==> flow/design.v <==
module alu #(
	parameter INST_W = 4,
	parameter INT_W  = 6,
	parameter FRAC_W = 10,
	parameter DATA_W = INT_W + FRAC_W
)(
	input                      i_clk,
	input                      i_rst_n,
	input                      i_in_valid,
	output                     o_busy,
	input         [INST_W-1:0] i_inst,
	input  signed [DATA_W-1:0] i_data_a,
	input  signed [DATA_W-1:0] i_data_b,
	output                     o_out_valid,
	output        [DATA_W-1:0] o_data
);
	localparam SIGN_ADD = 4'b0000;
	localparam SIGN_SUB = 4'b0001;
	localparam SIGN_MUL = 4'b0010;
	localparam SOFTPLUS = 4'b0100;
	localparam XOR      = 4'b0101;
	localparam ARS      = 4'b0110;  
	localparam LEFT_ROT = 4'b0111;
	localparam CNT_L0   = 4'b1000;  
	localparam REV_M4   = 4'b1001;  
	localparam INIT     = 4'b1010;  
	localparam SIGN_ACC_1 = 4'b0011;
	localparam SIGN_ACC_2 = 4'b1011;
	localparam VECT_W    = 20;
	localparam VECT_SIZE = 16;
	reg [INST_W - 1: 0] current_state;
	reg [INST_W - 1: 0] next_state;
	reg                        o_busy_r;
	reg                        o_out_valid_r;
	reg        [DATA_W - 1: 0] o_data_r;
	wire                       o_busy_w;
	reg                        o_out_valid_w;
	reg        [DATA_W - 1: 0] o_data_w;
	reg signed [VECT_W - 1: 0] data_acc_old [VECT_SIZE - 1: 0];
	reg signed [VECT_W - 1: 0] data_acc_new [VECT_SIZE - 1: 0];
	reg signed [VECT_W - 1: 0] data_acc_out;
	reg signed [DATA_W - 1: 0] i_data_a_r;
	reg signed [DATA_W - 1: 0] i_data_b_r;
	reg need_saturate;
	integer i;
	assign o_busy       = o_busy_r;
	assign o_out_valid  = o_out_valid_r;
	assign o_data       = o_data_r;
	assign o_busy_w     = i_in_valid || current_state != INIT;
	always @ (*)
	begin
		begin
			case (current_state)
				SIGN_ADD:
				begin
					o_out_valid_w = 1;
					o_data_w      = add(i_data_a_r, i_data_b_r);
				end
				SIGN_SUB:
				begin
					o_out_valid_w = 1;
					o_data_w      = sub(i_data_a_r, i_data_b_r);
				end
				SIGN_MUL:
				begin
					o_out_valid_w = 1;
					o_data_w      = mul(i_data_a_r, i_data_b_r);
				end
				SIGN_ACC_1:
				begin
					o_out_valid_w = 0;
					o_data_w      = 0;
				end
				SIGN_ACC_2:
				begin
					data_acc_out = data_acc_new[i_data_a_r[$clog2(VECT_SIZE) - 1: 0]];
					if (data_acc_out[VECT_W - 1])
					begin
						need_saturate = (data_acc_out[(VECT_W - 1) - 1-: (VECT_W - DATA_W)] != {{(VECT_W - DATA_W){1'b1}}});
					end
					else
					begin
						need_saturate = (data_acc_out[(VECT_W - 1) - 1-: (VECT_W - DATA_W)] != {{(VECT_W - DATA_W){1'b0}}});
					end
					o_out_valid_w = 1;
					o_data_w      = (need_saturate) ?
										sat(data_acc_out[VECT_W - 1]) :
										data_acc_out[DATA_W - 1: 0];
				end
				SOFTPLUS:
				begin
					o_out_valid_w = 1;
					o_data_w      = softplus(i_data_a_r);
				end
				XOR:
				begin
					o_out_valid_w = 1;
					o_data_w      = exor(i_data_a_r, i_data_b_r);
				end
				ARS:
				begin
					o_out_valid_w = 1;
					o_data_w      = ars(i_data_a_r, i_data_b_r);
				end
				LEFT_ROT:
				begin
					o_out_valid_w = 1;
					o_data_w      = left_rot(i_data_a_r, i_data_b_r);
				end
				CNT_L0:
				begin
					o_out_valid_w = 1;
					o_data_w      = cnt_l0(i_data_a_r);
				end
				REV_M4:
				begin
					o_out_valid_w = 1;
					o_data_w      = rev_m4(i_data_a_r, i_data_b_r);
				end
				default:
				begin
					o_out_valid_w = 0;
					o_data_w      = 0;
				end
			endcase
		end
	end
	always @ (posedge i_clk or negedge i_rst_n)
	begin
		if (!i_rst_n)
		begin
			i_data_a_r <= 0;
			i_data_b_r <= 0;
		end
		else
		begin
			if (i_in_valid)
			begin
				i_data_a_r <= i_data_a;
				i_data_b_r <= i_data_b;
			end
			else
			begin
				i_data_a_r <= i_data_a_r;
				i_data_b_r <= i_data_b_r;
			end
		end
	end
	always @ (posedge i_clk or negedge i_rst_n)
	begin
		if (!i_rst_n)
		begin
			o_busy_r <= 1;
		end
		else
		begin
			o_busy_r <= o_busy_w;
		end
	end
	always @ (posedge i_clk or negedge i_rst_n)
	begin
		if (!i_rst_n)
		begin
			o_out_valid_r <= 0;
		end
		else
		begin
			o_out_valid_r <= o_out_valid_w;
		end
	end
	always @ (posedge i_clk or negedge i_rst_n)
	begin
		if (!i_rst_n)
		begin
			for (i = 0; i < VECT_SIZE; i = i + 1)
			begin
				data_acc_new[i] <= 0;
			end
		end
		else
		begin
			for (i = 0; i < VECT_SIZE; i = i + 1)
			begin
				if (current_state == SIGN_ACC_1 && i == i_data_a_r)
				begin
					data_acc_new[i] <= data_acc_old[i] + i_data_b_r;
				end
				else
				begin
					data_acc_new[i] <= data_acc_new[i];
				end
			end
		end
	end
	always @ (posedge i_clk or negedge i_rst_n)
	begin
		if (!i_rst_n)
		begin
			for (i = 0; i < VECT_SIZE; i = i + 1)
			begin
				data_acc_old[i] <= 0;
			end
		end
		else if (current_state == SIGN_ACC_2)
		begin
			for (i = 0; i < VECT_SIZE; i = i + 1)
			begin
				data_acc_old[i] <= data_acc_new[i];
			end
		end
	end
	always @ (posedge i_clk or negedge i_rst_n)
	begin
		if (!i_rst_n)
		begin
			current_state <= INIT;
		end
		else
		begin
			current_state <= next_state;
		end
	end
	always @ (*)
	begin
		case (current_state)
			INIT:
			begin
				if (i_in_valid)
				begin
					case (i_inst)
						SIGN_ADD:   next_state = SIGN_ADD;    
						SIGN_SUB:   next_state = SIGN_SUB;    
						SIGN_MUL:   next_state = SIGN_MUL;    
						SIGN_ACC_1: next_state = SIGN_ACC_1;  
						SOFTPLUS:   next_state = SOFTPLUS;    
						XOR:        next_state = XOR;         
						ARS:        next_state = ARS;         
						LEFT_ROT:   next_state = LEFT_ROT;    
						CNT_L0:     next_state = CNT_L0;      
						REV_M4:     next_state = REV_M4;      
						default:    next_state = INIT;        
					endcase
				end
				else
				begin
					next_state = INIT;
				end
			end
			SIGN_ACC_1:
			begin
				next_state = SIGN_ACC_2;
			end
			default:  next_state = INIT;
		endcase
	end
	always @ (posedge i_clk or negedge i_rst_n)
	begin
		if (!i_rst_n)
		begin
			o_data_r <= 0;
		end
		else
		begin
			o_data_r <= o_data_w;
		end
	end
	function automatic signed [DATA_W - 1: 0] add;
		input signed [DATA_W - 1: 0] a;
		input signed [DATA_W - 1: 0] b;
		reg signed [DATA_W - 1: 0] sum;
		reg                        is_overflow;
		begin
			sum = a + b;
			is_overflow = (a[DATA_W - 1] & b[DATA_W - 1] & ~sum[DATA_W - 1]) || (~a[DATA_W - 1] & ~b[DATA_W - 1] & sum[DATA_W - 1]);
			add = (is_overflow) ? sat(!sum[DATA_W - 1]) : sum;
		end
	endfunction
	function automatic signed [DATA_W - 1: 0] sub;
		input signed [DATA_W - 1: 0] a;
		input signed [DATA_W - 1: 0] b;
		reg signed [DATA_W - 1: 0] diff;
		reg                        is_overflow;
		begin
			diff = a - b;
			is_overflow = (a[DATA_W - 1] & ~b[DATA_W - 1] & ~diff[DATA_W - 1]) || (~a[DATA_W - 1] & b[DATA_W - 1] & diff[DATA_W - 1]);
			sub = (is_overflow) ? sat(!diff[DATA_W - 1]) : diff;
		end
	endfunction
	function automatic signed [DATA_W - 1: 0] mul;
		input signed [DATA_W - 1: 0] a;
		input signed [DATA_W - 1: 0] b;
		reg [2 * DATA_W: 0] prod;
		reg                 is_overflow;
		reg                 is_signed;
		begin
			prod = a * b;
			prod = rnd(prod, 9);
			is_signed = prod[2 * DATA_W];
			if (is_signed)
			begin
				is_overflow = (prod[(2 * DATA_W) - 1-: INT_W + 1] != {{(INT_W + 1){1'b1}}});
			end
			else
			begin
				is_overflow = (prod[(2 * DATA_W) - 1-: INT_W + 1] != {{(INT_W + 1){1'b0}}});
			end
			mul = prod[((2 * DATA_W) - INT_W - 1)-: DATA_W];
			mul = (is_overflow) ? sat(is_signed) : mul;
		end
	endfunction
	function automatic signed [DATA_W - 1: 0] softplus;
		input signed [DATA_W - 1: 0] a;
		reg signed [2 * DATA_W: 0] frac;
		reg signed  [INT_W - 1: 0] a_int;
		begin
			a_int = a[(DATA_W - 1)-: INT_W];
			if (a_int >= 'sd2)  
			begin
				softplus = a;
			end
			else if (a_int < 'sd2 && a_int >= 'sd0)  
			begin
				frac = a << 1;
				frac = frac + 12'b1000_0000_0000;
				frac = frac[DATA_W - 1: 0] * 16'hAAAB;
				frac = rnd(frac, 16);
				frac = frac >> 17;
				softplus = frac[DATA_W - 1: 0];
			end
			else if (a_int < 'sd0 && a_int >= -'sd1)  
			begin
				frac = a + 12'b1000_0000_0000;
				frac = frac[DATA_W - 1: 0] * 16'hAAAB;
				frac = rnd(frac, 16);
				frac = frac >> 17;
				softplus = frac[DATA_W - 1: 0];
			end
			else if (a_int < -'sd1 && a_int >= -'sd2)  
			begin
				frac = a << 1;
				frac = frac[DATA_W - 1: 0] + 14'b01_0100_0000_0000;
				frac = frac[DATA_W - 1: 0] * 16'hE38F;
				frac = rnd(frac, 18);
				frac = frac >> 19;
				softplus = frac[DATA_W - 1: 0];
			end
			else if (a_int < -'sd2 && a_int >= -'sd3)  
			begin
				frac = a + 12'b1100_0000_0000;
				frac = frac[DATA_W - 1: 0] * 16'hE38F;
				frac = rnd(frac, 18);
				frac = frac >> 19;
				softplus = frac[DATA_W - 1: 0];
			end
			else  
			begin
				softplus = 0;
			end
		end
	endfunction
	function automatic signed [DATA_W - 1: 0] exor;
		input signed [DATA_W - 1: 0] a;
		input signed [DATA_W - 1: 0] b;
		begin
			exor = a ^ b;
		end
	endfunction
	function automatic signed [DATA_W - 1: 0] ars;
		input signed [DATA_W - 1: 0] a;
		input signed [DATA_W - 1: 0] b;
		begin
			ars = a >>> b;
		end
	endfunction
	function automatic [DATA_W - 1: 0] left_rot;
		input [DATA_W - 1: 0] a;
		input [DATA_W - 1: 0] b;
		begin
			left_rot = (a << b) | (a >> (DATA_W - b));
		end
	endfunction
	function automatic [DATA_W - 1: 0] cnt_l0;
		input [DATA_W - 1: 0] a;
		reg [$clog2(DATA_W): 0] leading_one;
		integer i;
		begin
			if (a == 0)
			begin
				cnt_l0 = DATA_W;
			end
			else
			begin
				leading_one = 0;
				for (i = DATA_W - 1; i > 0; i = i - 1)
				begin
					if (a[i] && i > leading_one)
					begin
						leading_one = i;
					end
				end
				cnt_l0 = DATA_W - 1 - leading_one;
			end
		end
	endfunction
	function automatic [DATA_W - 1: 0] rev_m4;
		input [DATA_W - 1: 0] a;
		input [DATA_W - 1: 0] b;
		integer i;
		begin
			for (i = 0; i < 13; i = i + 1)
			begin
				rev_m4[i] = (a[i+: 4] == b[(DATA_W - 1 - i)-: 4]);
			end
			rev_m4[DATA_W - 1-: 3] = 0;
		end
	endfunction
	function automatic signed [DATA_W - 1: 0] sat;
		input is_signed;
		begin
			sat = (is_signed) ? 16'b1000_0000_0000_0000 : 16'b0111_1111_1111_1111;
		end
	endfunction
	function automatic signed [2 * DATA_W: 0] rnd;
		input signed [2 * DATA_W: 0] a;
		input    [$clog2(DATA_W): 0] rounding_bit;
		begin
			rnd = (a[rounding_bit]) ? a + (1'b1 << rounding_bit) : a;
		end
	endfunction
endmodule
# --- Step by step through the tools: alu ---
# What the tools print for alu, step after step.
# Line numbers count from 1 in the design file above.
# Cell names lack the library's common part.
inputs:
  top: "alu"
  clk_port: "i_clk"
  lib: "sky130hd"
  lib_corner: "tt_025C_1v80"

# --- Word-level counts ---
# Counts by Yosys on the flattened word-level netlist (proc, flatten, opt, wreduce). Print and check cells are left out.
# Memory sizes are those after Yosys's memory passes, which may raise the word count (mostly to a power of two), join words into wider ones and drop unused or constant bits.
classes:
  eq_ne: 57
  n_shift: 3
  addsub: 29
  cmp: 23
  reduce_logical: 43
  multipliers: 5
  n_logic: 14
  n_mux: 72
op_table:
  columns: ["op", "n"]
  rows:
  - ["multiplier 16 x 16 -> 32 bit (second input constant)", 4]
  - ["multiplier 16 x 16 -> 32 bit", 1]
  - ["adder 20 x 16 -> 20 bit", 16]
  - ["case mux 20 bit (select 15 bit)", 1]
  - ["two-way mux 5 bit", 44]
  - ["two-way mux 16 bit", 12]
  - ["two-way mux 33 bit", 5]
  - ["case mux 16 bit (select 10 bit)", 1]
  - ["equality test 5 x 16 -> 1 bit (first input constant)", 8]
  - ["adder 32 x 17 -> 33 bit (second input constant)", 2]
  - ["adder 32 x 19 -> 33 bit (second input constant)", 2]
  - ["equality test 4 x 16 -> 1 bit (first input constant)", 4]
  - ["equality test 4 bit", 13]
  - ["adder 16 x 12 -> 16 bit (second input constant)", 3]
  - ["equality test 4 bit (second input constant)", 12]
  - ["> comparator 4 x 5 -> 1 bit (first input constant)", 7]
  - ["logical AND 1 bit", 34]
  - ["adder 32 x 11 -> 33 bit (second input constant)", 1]
  - ["right shift 16 x 32 -> 16 bit", 1]
  - ["logical NOT 16 bit", 2]
  - ["equality test 3 x 16 -> 1 bit (first input constant)", 2]
  - ["equality test 4 x 3 -> 1 bit (second input constant)", 8]
  - ["two-way mux 14 bit", 2]
  - ["> comparator 3 x 5 -> 1 bit (first input constant)", 4]
  - ["subtractor 5 x 16 -> 17 bit (first input constant)", 1]
  - ["adder 16 x 13 -> 16 bit (second input constant)", 1]
  - ["adder 16 bit", 1]
  - ["subtractor 16 bit", 1]
# Not listed: further kinds 28, cells in them 53.
word_totals:
  memories: 1
  input_bits: 39
  output_inout_bits: 18
  romBits: 64
  regBits: 694
mem_list:
  columns: ["memory", "words", "width", "read_ports", "wr", "line_no", "text"]
  rows:
  - ["(no name shown)", 16, 4, 1, 0, 230, "case (i_inst)"]

# --- Depth ---
# Yosys ltp: most cells in a row. Word level: on the elaborated netlist, between registers, memories and ports. Mapped: between sequential cells and ports; inverters and the memories' decode and read muxes count.
depth:
  ltp_word: 76
  ABC_AREA: 0
  ltp_mapped: 36
  mapped_depth_nobuf: 33

# --- Mapped cells and area ---
# Yosys stat after the flow's synthesis: flattened, memories mapped to cells. It holds for the ABC_AREA given above (unset counts as 0); a run with the other value may have another netlist.
# The area totals of this step are shown rounded.
synth_totals:
  seq_area_mm2: 0.0174
  flip_flops: 694
  buf_cells: 298
  area_mm2: 0.0705
  stdcells: 8091
by_type:
  columns: ["cell", "n", "type_area_um2"]
  rows:
  - ["dfrtp_1", 691, 1.73E+04]
  - ["ha_1", 881, 1.1E+04]
  - ["fa_1", 537, 1.08E+04]
  - ["nand2_1", 1636, 6140.89]
  - ["inv_1", 882, 3.31E+03]
  - ["o21ai_0", 560, 2.8E+03]
  - ["xnor2_1", 253, 2.22E+03]
  - ["a21oi_1", 345, 1.73E+03]
  - ["xor2_1", 174, 1.52E+03]
  - ["nor2_1", 320, 1.2E+03]
  - ["clkbuf_1", 263, 987.197]
  - ["a22oi_1", 114, 855.821]
  - ["a21o_1", 100, 750.72]
  - ["a211oi_1", 85, 638.112]
  - ["nor3_1", 105, 525.504]
  - ["o31ai_1", 66, 495.475]
  - ["mux2_2", 41, 461.693]
  - ["nand3_1", 89, 445.427]
# Not listed: further types 88, cells in them 949.

# --- Path before layout ---
# OpenSTA on the mapped netlist: ideal clock, no wires. The path of least setup slack (recovery checks aside). Input and output delay are each 20% of the period. Register names are those of the netlist, which keeps one name where synthesis merged equal registers.
synth_timing:
  path_type: "reg2reg"
  startpoint: "reg i_data_b_r[1]"
  endpoint: "reg o_data_r[14]"
  tclk_ns: 10.2
  setup_time_ns: 0.146
  arrival_ns: 8.940
  delay_ns: 9.086
  driving_pins: 36
  t_first_pin_ns: 0.000
  t_required_ns: 10.054
  path_slack_ns: 1.114
  synth_period_reached_ns: 9.086
# "delay_ns" is the arrival time less input delay plus setup time.
# "driving_pins" counts driving pins, that of a launching flip-flop among them; a cell with two outputs on the path counts twice.
# "synth_period_reached_ns" is the clock period less the worst setup slack; recovery checks do not enter. This is arithmetic on one report: input and output delays are still those of the set period (20% each).
# The rows between start and end are the longest chain of elaborated cells between them; the timing report does not say that the signal goes this way. Where chains are equally long, one stands for them.
# A line is the first line of the expression or statement that the cell stems from. Yosys adds cells for indexed reads and writes and turns some case tables into memories.
# A register here has more assigning lines than the two given.
synth_between:
  path_cell_list: "dfrtp_1 buf_2 inv_1 buf_1 clkbuf_1 nor2_1 fa_1 inv_1 fa_1 inv_1 ha_1 inv_1 fa_1 inv_1 fa_1 inv_1 fa_1 inv_1 ha_1 buf_2 nand2_1 nor3_4 a21o_1 a21oi_1 ha_1 nand4_1 nor4_1 nand4_1 nor2_1 nand4b_1 or4_1 o21ai_1 o211ai_2 buf_2 a21oi_1 o211ai_2"
  elab_chain_len: 8
synth_lines:
  columns: ["element", "line_no", "text"]
  rows:
  - ["from (decl)", 43, "reg signed [DATA_W - 1: 0] i_data_b_r;"]
  - ["from (assign)", 140, "i_data_b_r <= i_data_b;"]
  - ["from (assign)", 145, "i_data_b_r <= i_data_b_r;"]
  - ["multiplier 16 x 16 -> 32 bit", 296, "prod = a * b;"]
  - ["adder 32 x 11 -> 33 bit", 427, "rnd = (a[rounding_bit]) ? a + (1'b1 << rounding_bit) : a;"]
  - ["two-way mux 33 bit", 427, null]
  - ["nonzero test 7 bit", 305, "is_overflow = (prod[(2 * DATA_W) - 1-: INT_W + 1] != {{(INT_W + 1){1'b0}}});"]
  - ["two-way mux 1 bit", 299, "if (is_signed)"]
  - ["two-way mux 1 bit", 53, "case (current_state)"]
  - ["two-way mux 16 bit", 308, "mul = (is_overflow) ? sat(is_signed) : mul;"]
  - ["case mux 16 bit (select 10 bit)", 53, null]
  - ["to (assign)", 260, "o_data_r <= 0;"]
  - ["to (assign)", 264, "o_data_r <= o_data_w;"]
  - ["to (decl)", 35, "reg [DATA_W - 1: 0] o_data_r;"]

# --- Worst path after layout ---
# From the final timing report of stored run 1: the path of least setup slack in the routed layout; clock arrival at registers is part of the times.
layout_timing:
  path_type: "reg2reg"
  startpoint: "reg i_data_a_r[15]"
  endpoint: "reg o_data_r[7]"
  arrival_ns: 12.68
  tclk_ns: 18.0
  t_required_ns: 18.44
  t_first_pin_ns: 0.70
  path_slack_ns: 5.77
  driving_pins: 27
  setup_time_ns: 0.25
# A register here has more assigning lines than the two given.
layout_between:
  path_cell_list: "dfrtp_1 clkbuf_1 clkbuf_1 clkbuf_1 buf_1 nand2_1 fa_1 inv_1 fa_1 inv_1 fa_1 fa_1 fa_1 fa_1 inv_1 ha_1 a21oi_1 nand2_1 o21ai_0 nor3_1 o211a_1 or2_1 or4_1 o21ai_1 o211ai_2 a211oi_1 o221ai_1"
layout_lines:
  columns: ["element", "line_no", "text"]
  rows:
  - ["from (decl)", 42, "reg signed [DATA_W - 1: 0] i_data_a_r;"]
  - ["from (assign)", 139, "i_data_a_r <= i_data_a;"]
  - ["from (assign)", 144, "i_data_a_r <= i_data_a_r;"]
  - ["to (assign)", 260, "o_data_r <= 0;"]
  - ["to (assign)", 264, "o_data_r <= o_data_w;"]
  - ["to (decl)", 35, "reg [DATA_W - 1: 0] o_data_r;"]
# Chain of elaborated cells between the ends: none given.

alu through Yosys and OpenROAD on sky130hd: 2 stored runs, unordered, with their settings and measured results. The constraints put input and output delay at 20% of the set period each and load the outputs with 0.01 pF.
"achievedPeriod_ns" means the clock period less the worst setup slack. The figure is calculated, with input and output delays left at 20% of the set period.
"worst_path_allowed_less_slack_ns": the worst setup path's part of the clock period (all of it between registers, 20% less for each end at a port) less its slack. A launch clock that arrives late makes it longer, a capture clock that arrives late makes it shorter.
The results are shown rounded.

--- stored run 1 ---
==> flow/run.sh <==
#!/bin/bash
# the make line also repeats the synthesis and layout settings of config.mk as NAME=value (left out here)
make -C /OpenROAD-flow-scripts/flow DESIGN_CONFIG=/design/flow/config.mk WORK_HOME=/design/flow/orfs CLKGATE_MAP_FILE= finish
==> flow/config.mk <==
export PLATFORM = sky130hd
export DESIGN_NAME = alu
export DESIGN_NICKNAME = alu
export VERILOG_FILES = /design/flow/design.v
export SDC_FILE = /design/flow/constraint.sdc
export NUM_CORES = 4
export LEC_CHECK = 0
export CAP_MARGIN = 20
export CORE_ASPECT_RATIO = 1.0
export CORE_MARGIN = 2
export CORE_UTILIZATION = 41
export CTS_CLUSTER_DIAMETER = 223
export GPL_TIMING_DRIVEN = 0
export PLACE_DENSITY_LB_ADDON = 0.22
export SLEW_MARGIN = 15
==> flow/constraint.sdc <==
create_clock -name core_clock -period 18.0 [get_ports {i_clk}]
set_input_delay 3.6000 -clock core_clock [delete_from_list [all_inputs] [get_ports {i_clk}]]
set_output_delay 3.6000 -clock core_clock [all_outputs]
set_load 0.01 [all_outputs]

==> results, as YAML <==
results:
  timing.hold.ws_ns: 0.478
  stdcell_area_mm2: 0.0777
  synth_chip_area_mm2: 0.0705
  total_die_area_mm2: 0.175
  achievedPeriod_ns: 12.233
  setup_worst_slack_ns: 5.77
  post_route_util_frac: 0.454
  total_negative_slack_ns: 0.000
  worst_path_allowed_less_slack_ns: 12.23
  path_kind: "reg2reg"

--- stored run 2 ---
==> flow/run.sh <==
#!/bin/bash
# the make line also repeats the synthesis and layout settings of config.mk as NAME=value (left out here)
make -C /OpenROAD-flow-scripts/flow DESIGN_CONFIG=/design/flow/config.mk WORK_HOME=/design/flow/orfs CLKGATE_MAP_FILE= finish
==> flow/config.mk <==
export PLATFORM = sky130hd
export DESIGN_NAME = alu
export DESIGN_NICKNAME = alu
export VERILOG_FILES = /design/flow/design.v
export SDC_FILE = /design/flow/constraint.sdc
export NUM_CORES = 4
export LEC_CHECK = 0
export CAP_MARGIN = 40
export CELL_PAD_IN_SITES_GLOBAL_PLACEMENT = 2
export CORE_ASPECT_RATIO = 1.98
export CORE_MARGIN = 2
export CORE_UTILIZATION = 18
export CTS_CLUSTER_SIZE = 42
export MAX_ROUTING_LAYER = met4
export MIN_ROUTING_LAYER = met2
export PLACE_DENSITY_LB_ADDON = 0.25
export SLEW_MARGIN = 0
==> flow/constraint.sdc <==
create_clock -name core_clock -period 13.8 [get_ports {i_clk}]
set_input_delay 2.7600 -clock core_clock [delete_from_list [all_inputs] [get_ports {i_clk}]]
set_output_delay 2.7600 -clock core_clock [all_outputs]
set_load 0.01 [all_outputs]

==> results, as YAML <==
results:
  timing.hold.ws_ns: 0.475
  stdcell_area_mm2: 0.0819
  synth_chip_area_mm2: 0.0705
  total_die_area_mm2: 0.397
  achievedPeriod_ns: 10.519
  setup_worst_slack_ns: 3.28
  post_route_util_frac: 0.21
  total_negative_slack_ns: 0.000
  worst_path_allowed_less_slack_ns: 10.52
  path_kind: "reg2reg"
