==> flow/design.v <==
`timescale 1ns/100ps
module CRC
(
	input clk,
	input rst,
	input enable,
	output valid,
	input  [7 : 0] iot_in,
	output [2 : 0] iot_out
);
reg valid_w;
reg [2 : 0] iot_out_w;
reg [2 : 0] crc_w;
reg [2 : 0] crc_r;
reg [4 : 0] counter_w;
reg [4 : 0] counter_r;
integer i;
assign iot_out = iot_out_w;
assign valid = valid_w;
always @ (*)
begin
	crc_w = crc_r;
	if (enable)
	begin
		case (counter_r)
			5'd0, 5'd3, 5'd6, 5'd09, 5'd12, 5'd15:
			begin
				crc_w[1] = crc_r[1] ^ iot_in[7] ^ iot_in[6] ^ iot_in[4] ^ iot_in[3] ^ iot_in[1] ^ iot_in[0];
				crc_w[2] = crc_r[2] ^ iot_in[6] ^ iot_in[5] ^ iot_in[3] ^ iot_in[2] ^ iot_in[0];
			end
			5'd1, 5'd4, 5'd7, 5'd10, 5'd13:
			begin
				crc_w[1] = crc_r[1] ^ iot_in[7] ^ iot_in[5] ^ iot_in[4] ^ iot_in[2] ^ iot_in[1];
				crc_w[2] = crc_r[2] ^ iot_in[7] ^ iot_in[6] ^ iot_in[4] ^ iot_in[3] ^ iot_in[1] ^ iot_in[0];
			end
			5'd2, 5'd5, 5'd8, 5'd11, 5'd14:
			begin
				crc_w[1] = crc_r[1] ^ iot_in[6] ^ iot_in[5] ^ iot_in[3] ^ iot_in[2] ^ iot_in[0];
				crc_w[2] = crc_r[2] ^ iot_in[7] ^ iot_in[5] ^ iot_in[4] ^ iot_in[2] ^ iot_in[1];
			end
		endcase
	end
	else
	begin
		crc_w = 0;
	end
end
always @ (*)
begin
	counter_w = counter_r;
	if (enable)
	begin
		counter_w = counter_r + 1;
	end
	else
	begin
		counter_w = 0;
	end
end
always @ (posedge clk or posedge rst)
begin
	if (rst)
	begin
		crc_r <= 0;
	end
	else
	begin
		crc_r <= crc_w;
	end
end
always @ (posedge clk or posedge rst)
begin
	if (rst)
	begin
		counter_r <= 0;
	end
	else
	begin
		counter_r <= counter_w;
	end
end
always @ (*)
begin
	iot_out_w = 0;
	valid_w = 0;
	if (counter_r == 5'd16)
	begin
		iot_out_w = crc_r;
		valid_w = 1;
	end
end
endmodule
---- Tool chain data of CRC ----
The steps from the RTL of CRC to its reports follow in flow order.
Lines are those of the file above, counted from 1.
Operators carry their Yosys type and port widths (W data, S select, Z words).
Library cell names are shortened.
The mark -- stands for no value.
set-up
  design top .............................. CRC
  clock port .............................. clk
  standard-cell library ................... sky130hd
  timing corner ........................... tt_025C_1v80

---- Elaborated design ----
Source: Yosys, flattened and elaborated, memories not mapped. Widths are those after wreduce. Registers that Yosys merges into a memory's read port (data or address) are not register bits. Print and check cells do not count. Equal cells are merged and count once.
storage and ports
  input bits .............................. 11
  word-level cells ........................ 60
  output and inout port bits .............. 4
  flip-flop bits (word level) ............. 7
operators by class
  muxes and demuxes ....................... 6
  reduce/logical cells .................... 4
  equal/unequal tests ..................... 17
  bitwise gates (word level) .............. 30
  add/sub/neg operators ................... 1
operators by type and width
  cell                   number
  $eq A5 B4 Y1 const B   8
  $xor A1 B1 Y1          30
  $eq A5 B3 Y1 const B   4
  $eq A5 B2 Y1 const B   2
  $reduce_or A5 Y1       2
  $reduce_or A6 Y1       1
  $pmux W1 S3            2
  $add A5 B1 Y5 const B  1
  $eq A5 B1 Y1 const B   1
  $eq A5 B5 Y1 const B   1
  $logic_not A5 Y1       1
  $mux W5                1
  $ne A4 B1 Y1 const B   1
  $mux W3                1
  $mux W2                1
  $mux W1                1

---- Depth ----
Depth = most cells in a row (Yosys ltp): at word level without a register or memory, in the mapped netlist without a sequential cell, where the memories' decode and read muxes count.
logic depth
  depth in word-level cells ............... 8
  ABC_AREA ................................ 0
  gate-level depth with buffers ........... 8
  mapped depth without buffers ............ 8

---- Mapped cells and area ----
Source: synth_stat.txt of the flow (Yosys; design flattened, memories mapped). It holds for the ABC_AREA given above (unset counts as 0); a run with the other value may have another netlist.
Totals and module areas in this step are rounded.
cell types
  cell type  number
  dfrtp_1    7
  ha_1       5
  xnor2_1    4
  xor2_1     4
  and2_1     5
  a21oi_1    6
  nor2b_1    4
  o21ai_0    5
  or2_2      4
  xnor3_2    1
  xnor3_1    1
  inv_1      5
  nand2_1    5
  xnor2_2    1
  nand3_1    3
  nor3_1     3
  nor3b_1    2
  and3_1     2
Other cell types: 12; their cells: 15.
mapped netlist
  cell count .............................. 82
  mapped flip-flops ....................... 7
  sequential part of the area ............. 180 um2
  buffers ................................. 3
  mapped area ............................. 710 um2

---- Worst setup path after synthesis ----
Source: OpenSTA report_checks on the synthesized netlist (no wires, ideal clock, input and output delay 20% of the period each), path of least setup slack; recovery checks are left aside. Register names are those of the netlist, which keeps one name where synthesis merged equal registers.
timing post-synthesis
  path type ............................... register to register
  start point ............................. register counter_r[0]
  end point ............................... register crc_r[2]
  path buffers ............................ 0
  path slack .............................. 475 ps
  driving pins on the path ................ 9
  period .................................. 2360 ps
  path delay .............................. 1885 ps
  time at the first pin ................... 0 ps
  data required time ...................... 2259 ps
  arrival ................................. 1784 ps
  synthesis period reached ................ 1885 ps
"path delay" = arrival - input delay + setup time.
"driving pins on the path": output pins that drive a net of the path, with the launching flip-flop's if there is one; two outputs of one cell count as two.
"synthesis period reached" is the clock period less the worst setup slack; recovery checks do not enter. This is arithmetic on one report: input and output delays are still those of the set period (20% each).
Between the ends stands the longest chain of elaborated cells between them, by number of cells; it is not shown to be the way that was timed. Of several equally long chains one is given.
A line is the first line of the expression or statement that the cell stems from. Yosys adds cells for indexed reads and writes and turns some case tables into memories.
between the ends, post-synthesis
  cell sequence ........................... dfrtp_1 ha_1 and3_1 ha_1 nor4_1 a21oi_1 o211ai_1 nor3_1 nor4_1
  length of the longest elaborated chain .. 4
RTL lines, path post-synthesis
  what                line  text
  start: declaration  16    reg [4 : 0] counter_r;
  start: assignment   75    counter_r <= 0;
  start: assignment   79    counter_r <= counter_w;
  $eq A5 B2 Y1        25    case (counter_r)
  $reduce_or A5 Y1    25
  $pmux W1 S3         25
  $mux W2             23    if (enable)
  end: assignment     64    crc_r <= 0;
  end: assignment     68    crc_r <= crc_w;
  end: declaration    14    reg [2 : 0] crc_r;

---- Path in the finished layout ----
Path of least setup slack in the final report of stored run 1 (OpenROAD, finished layout, wires in). Where an end is a register, its clock arrival counts in the times.
The report prints the path's times to 10 ps; the period is as set.
timing post-layout
  path type ............................... register to output
  start point ............................. register counter_r[0]
  end point ............................... output port iot_out[2]
  time at the first pin ................... 230 ps
  data required time ...................... 2860 ps
  arrival ................................. 1990 ps
  path slack .............................. 860 ps
  period .................................. 3570 ps
  path buffers ............................ 1
  driving pins on the path ................ 7
Between the ends stands the longest chain of elaborated cells between them, by number of cells; it is not shown to be the way that was timed. Of several equally long chains one is given.
between the ends, post-layout
  cell sequence ........................... dfrtp_1 inv_1 ha_1 nand2_1 nor3_1 and2_1 clkdlybuf4s50_1
  length of the longest elaborated chain .. 2
RTL lines, path post-layout
  what                line  text
  start: declaration  16    reg [4 : 0] counter_r;
  start: assignment   75    counter_r <= 0;
  start: assignment   79    counter_r <= counter_w;
  $eq A5 B5 Y1        86    if (counter_r == 5'd16)
  $mux W3             86
  end: declaration    9     output [2 : 0] iot_out

Below are 2 stored runs of the flow (Yosys, OpenROAD; platform sky130hd) on CRC, each with its settings and what was measured, unordered. Constraints: input delay and output delay 20% of the set period each, output load 0.01 pF.
"clock period achieved": clock period set for the run, less the worst setup slack. It is reckoned from that one timing run; input and output delays stay at 20% of the period that was set.
By "time of the worst setup path" is meant the share of the clock period that the worst setup path is allowed (20% is reserved at inputs, 20% at outputs), minus its slack. Clock arrival times at its registers enter into it.
"power": no workload was simulated; the value follows from the tool's default switching activity.
"time of the worst setup path" is known to 10 ps.
Results are given in rounded form.

---- stored run 1 ----
settings
  period_ns = 3.57
  CORE_UTILIZATION = 19
  PLACE_DENSITY_LB_ADDON = 0.02
  CORE_MARGIN = 6
  CELL_PAD_IN_SITES_GLOBAL_PLACEMENT = 2
  CELL_PAD_IN_SITES_DETAIL_PLACEMENT = 0
  SLEW_MARGIN = 10
  MIN_ROUTING_LAYER = met1
  MAX_ROUTING_LAYER = met5
  CAP_MARGIN = 20
results
  chip area in the Yosys report ........... 710 um2
  die footprint ........................... 5400 um2
  utilization of the finished layout ...... 27%
  lowest setup slack ...................... 860 ps
  total negative setup slack .............. 0 ps
  worst-case hold slack ................... 520 ps
  power ................................... 0.34 mW
  clock period achieved ................... 2709 ps
  time of the worst setup path ............ 1990 ps
  worst path kind ......................... register to output

---- stored run 2 ----
settings
  period_ns = 1.87
  CORE_UTILIZATION = 68
  SETUP_SLACK_MARGIN = 0.21
  CORE_ASPECT_RATIO = 0.65
  CELL_PAD_IN_SITES_DETAIL_PLACEMENT = 1
  ABC_AREA = 0
  CTS_CLUSTER_SIZE = 17
  CTS_CLUSTER_DIAMETER = 240
  CAP_MARGIN = 10
  SLEW_MARGIN = 5
  MIN_ROUTING_LAYER = met2
  CORE_MARGIN = 2
results
  incomplete, floorplanning halted on PDN-0185
